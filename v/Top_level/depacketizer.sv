==> flow/design.v <==
package PE_pkg;
    typedef logic signed [15:0] int16_t;
    typedef logic signed [7:0] int8_t;
    typedef logic signed [18:0] int19_t;   
endpackage
package mem_pkg;
    parameter DATA_WIDTH = 128;
    parameter ADDR_LENGTH = 9;
    typedef struct packed {
        logic [2:0] block_idx;
        logic [1:0] bank;
        logic [2:0] wl_offset;
        logic       seg_sel;
    } banked_mem_fields;
    typedef union packed {
        logic [ADDR_LENGTH - 1 : 0] raw;
        banked_mem_fields fields;
    } mem_addr;
    typedef struct packed {
        mem_addr addr;
        logic valid;
    } r_req;
    typedef struct packed {
        logic [DATA_WIDTH - 1 : 0] data;
        logic valid;
    } r_rsp;
    typedef struct packed {
        mem_addr addr;
        logic [1:0] wren;  
        logic valid;
        logic [DATA_WIDTH - 1 : 0] data;
    } w_req;
    typedef struct packed {
        logic valid;
    } w_rsp;
endpackage
module depacketizer
#(
    parameter int packet_width_p = 128
  , parameter int flit_width_p = 32
  , parameter int fifo_els_p   = 4
  , localparam int num_flits_lp = packet_width_p / flit_width_p
  , localparam int flit_cnt_width_lp = $clog2(num_flits_lp) + 1
) (
  input                                clk_i
  , input                              reset_i
  , input [packet_width_p-1:0]         packet_i
  , input                              valid_i
  , input [flit_cnt_width_lp-1:0]                        packet_size_i
  , output logic                       ready_o
  , output [flit_width_p-1:0]     flit_o
  , output                             valid_o
  , input                              ready_i
);
  logic [flit_cnt_width_lp-1:0] packet_size_r, packet_size_n;
  logic [flit_cnt_width_lp-1:0] flit_cnt_r, flit_cnt_n;
  logic [packet_width_p-1:0] packet_r, packet_n;
  assign ready_o = (flit_cnt_r >= packet_size_r);
  assign valid_o = (flit_cnt_r < packet_size_r);
  assign flit_o = packet_r[((num_flits_lp - 1) - flit_cnt_r) * flit_width_p +: flit_width_p];
  always_comb begin
    packet_n = packet_r;
    flit_cnt_n = flit_cnt_r;
    packet_size_n = packet_size_r;
    if (valid_i && ready_o) begin  
      packet_n = packet_i;
      packet_size_n = packet_size_i;
      flit_cnt_n = 0;
    end else if (valid_o && ready_i) begin  
        flit_cnt_n = flit_cnt_r + 1;
    end
  end
  always_ff @(posedge clk_i) begin
    if (reset_i) begin
      flit_cnt_r <= '0;
      packet_r <= '0;
      packet_size_r <= '0;
    end else begin
      flit_cnt_r <= flit_cnt_n;
      packet_r <= packet_n;
      packet_size_r <= packet_size_n;
    end
  end
endmodule
# Reports on depacketizer
# Tool output for the design above, in the order of the flow.
# Lines are those of the file above, counted from 1.
# Cell names lack the library's common part.
# Not given: -
# setup
top_module,depacketizer
clock,clk_i
lib,sky130hd
corner,tt_025C_1v80

# Elaborated design
# Source: Yosys, flattened and elaborated, memories not mapped. Widths are those after wreduce. Registers that Yosys merges into a memory's read port (data or address) are not register bits. Print and check cells do not count. Equal cells are merged and count once.
# op_classes
add_sub_neg,2
cmp,2
n_shift,1
reduce_and_logical,3
# op_table
operator,n
indexed select 128 x 9 -> 32 bit,1
subtractor 2 x 3 -> 4 bit with constant A,1
adder 3 x 1 -> 3 bit with constant B,1
greater-or-equal comparator 3 bit,1
less-than comparator 3 bit,1
logical AND 1 bit,2
OR reduction 2 bit,1
# bits
ff_bits,134
input_bits,135
output_inout_bits,34
wordCells,11

# Logic depth
# Longest topological path by Yosys (ltp), each cell counted once; first at word level (registers and memories cut), then after technology mapping (sequential cells cut; the memories' decode and read muxes count).
# depth
word_depth,3
ABC_AREA,0
depth_mapped,11
depth_no_buf,6

# Mapped cells and area
# Source: synth_stat.txt of the flow (Yosys; design flattened, memories mapped). It holds for the ABC_AREA given above (unset counts as 0); a run with the other value may have another netlist.
# The area totals of this step are shown rounded.
# by_type
cell_type,n,area_total_um2
dfxtp_1,134,2.68E+03
nand4b_1,131,1147.35
nand2b_1,129,807.024
mux4_2,32,720.691
o21ai_1,129,645.619
clkbuf_1,55,206.448
nor2b_1,33,206.448
buf_2,21,105.101
buf_6,7,78.826
ha_1,4,50.048
nor3_2,3,30.029
o31ai_1,2,15.014
inv_1,3,11.261
mux2i_1,1,10.01
a21oi_2,1,8.758
o2111ai_1,1,8.758
o21ai_2,1,8.758
xnor2_1,1,8.758
# Not listed: further types 6, cells in them 6.
# mapped
mapped_cells,694
mapped_area_um2,6790
seqArea_um2,2680
ff_cells,134
buffers,84

# Path before layout
# Source: OpenSTA report_checks on the synthesized netlist (no wires, ideal clock, input and output delay 20% of the period each), path of least setup slack; recovery checks are left aside. Register names are those of the netlist, which keeps one name where synthesis merged equal registers.
# synth_path
kind,register to output
startpoint,register flit_cnt_r[0]
endpoint,output ready_o
tclk_ns,3.26
out_delay_ns,0.652
t_first_pin_ns,0.000
t_arrival_ns,1.689
t_required_ns,2.608
slack_ns,0.919
path_delay_ns,1.689
path_stages,8
path_buffers,3
synth_period_reached_ns,2.341
# "path_delay_ns" is the arrival time less input delay plus setup time.
# A path that ends at an output port has no setup time.
# "path_stages": output pins that drive a net of the path, with the launching flip-flop's if there is one; two outputs of one cell count as two.
# "synth_period_reached_ns" is the clock period less the worst setup slack; recovery checks do not enter. This is arithmetic on one report: input and output delays are still those of the set period (20% each).
# Between the ends stands the longest chain of elaborated cells between them, by number of cells; it is not shown to be the way that was timed. Of several equally long chains one is given.
# A line is the first line of the expression or statement that the cell stems from. Yosys adds cells for indexed reads and writes and turns some case tables into memories.
# synth_between
path_cell_list,dfxtp_1 > clkbuf_1 > buf_2 > inv_1 > ha_1 > nor2b_1 > o21ai_2 > clkbuf_1
elab_chain_len,1
cone_cells,1
lines_between,1
cone_classes,compare: 1
# synth_lines
item,line,source
start: declaration,56,"logic [flit_cnt_width_lp-1:0] flit_cnt_r, flit_cnt_n;"
start: assignment,75,flit_cnt_r <= '0;
start: assignment,79,flit_cnt_r <= flit_cnt_n;
greater-or-equal comparator 3 bit,58,assign ready_o = (flit_cnt_r >= packet_size_r);
end: declaration,50,", output logic                       ready_o"

# Worst path after layout
# From the final timing report of flow run A: the path of least setup slack in the routed layout; clock arrival at registers is part of the times.
# layout_path
kind,register to output
startpoint,register flit_cnt_r[1]
endpoint,output flit_o[19]
tclk_ns,1.54
out_delay_ns,0.31
t_first_pin_ns,0.43
t_arrival_ns,2.00
t_required_ns,1.23
slack_ns,-0.77
path_stages,7
path_buffers,4
# Between the ends stands the longest chain of elaborated cells between them, by number of cells; it is not shown to be the way that was timed. Of several equally long chains one is given.
# layout_between
path_cell_list,dfxtp_2 > buf_8 > buf_12 > buf_16 > mux4_2 > nor2b_4 > buf_6
elab_chain_len,2
cone_cells,2
lines_between,1
cone_classes,add/sub: 1; shift: 1
# layout_lines
item,line,source
start: declaration,56,"logic [flit_cnt_width_lp-1:0] flit_cnt_r, flit_cnt_n;"
start: assignment,75,flit_cnt_r <= '0;
start: assignment,79,flit_cnt_r <= flit_cnt_n;
subtractor 2 x 3 -> 4 bit,60,assign flit_o = packet_r[((num_flits_lp - 1) - flit_cnt_r) * flit_width_p +: flit_width_p];
indexed select 128 x 9 -> 32 bit,60,
end: declaration,51,", output [flit_width_p-1:0]     flit_o"

# Top module depacketizer; platform sky130hd; tools Yosys and OpenROAD; 2 stored runs in no particular order. Input and output delays are each 20% of the period that was set; the output load is 0.01 pF.
# "period_less_ws_ns": clock period set for the run, less the worst setup slack. It is reckoned from that one timing run; input and output delays stay at 20% of the period that was set.
# "power_w": no workload was simulated; the value follows from the tool's default switching activity.
# The measured numbers are rounded.
# Among the settings, - means not set for that run.
run,period_ns,CORE_UTILIZATION,SETUP_SLACK_MARGIN,PLACE_DENSITY,CORE_ASPECT_RATIO,GPL_TIMING_DRIVEN,CTS_CLUSTER_DIAMETER,CAP_MARGIN,CORE_MARGIN,SLEW_MARGIN,PLACE_DENSITY_LB_ADDON,TNS_END_PERCENT,MIN_ROUTING_LAYER,synth_area_um2,total_die_area_um2,final_cell_area_um2,fin_util_frac,fin_ws_ns,fin_tns_ns,power_w,period_less_ws_ns
flow run A,1.54,47,-0.02,0.51,1.61,0,292,0,2,20,-,-,-,6790,15500,11000,0.782,-0.768,-80.0,0.0116,2.308
flow run B,2.39,28,-,-,-,-,210,40,2,5,0.12,10,met1,6790,25500,9310,0.394,-0.003,-0.008,0.00653,2.393
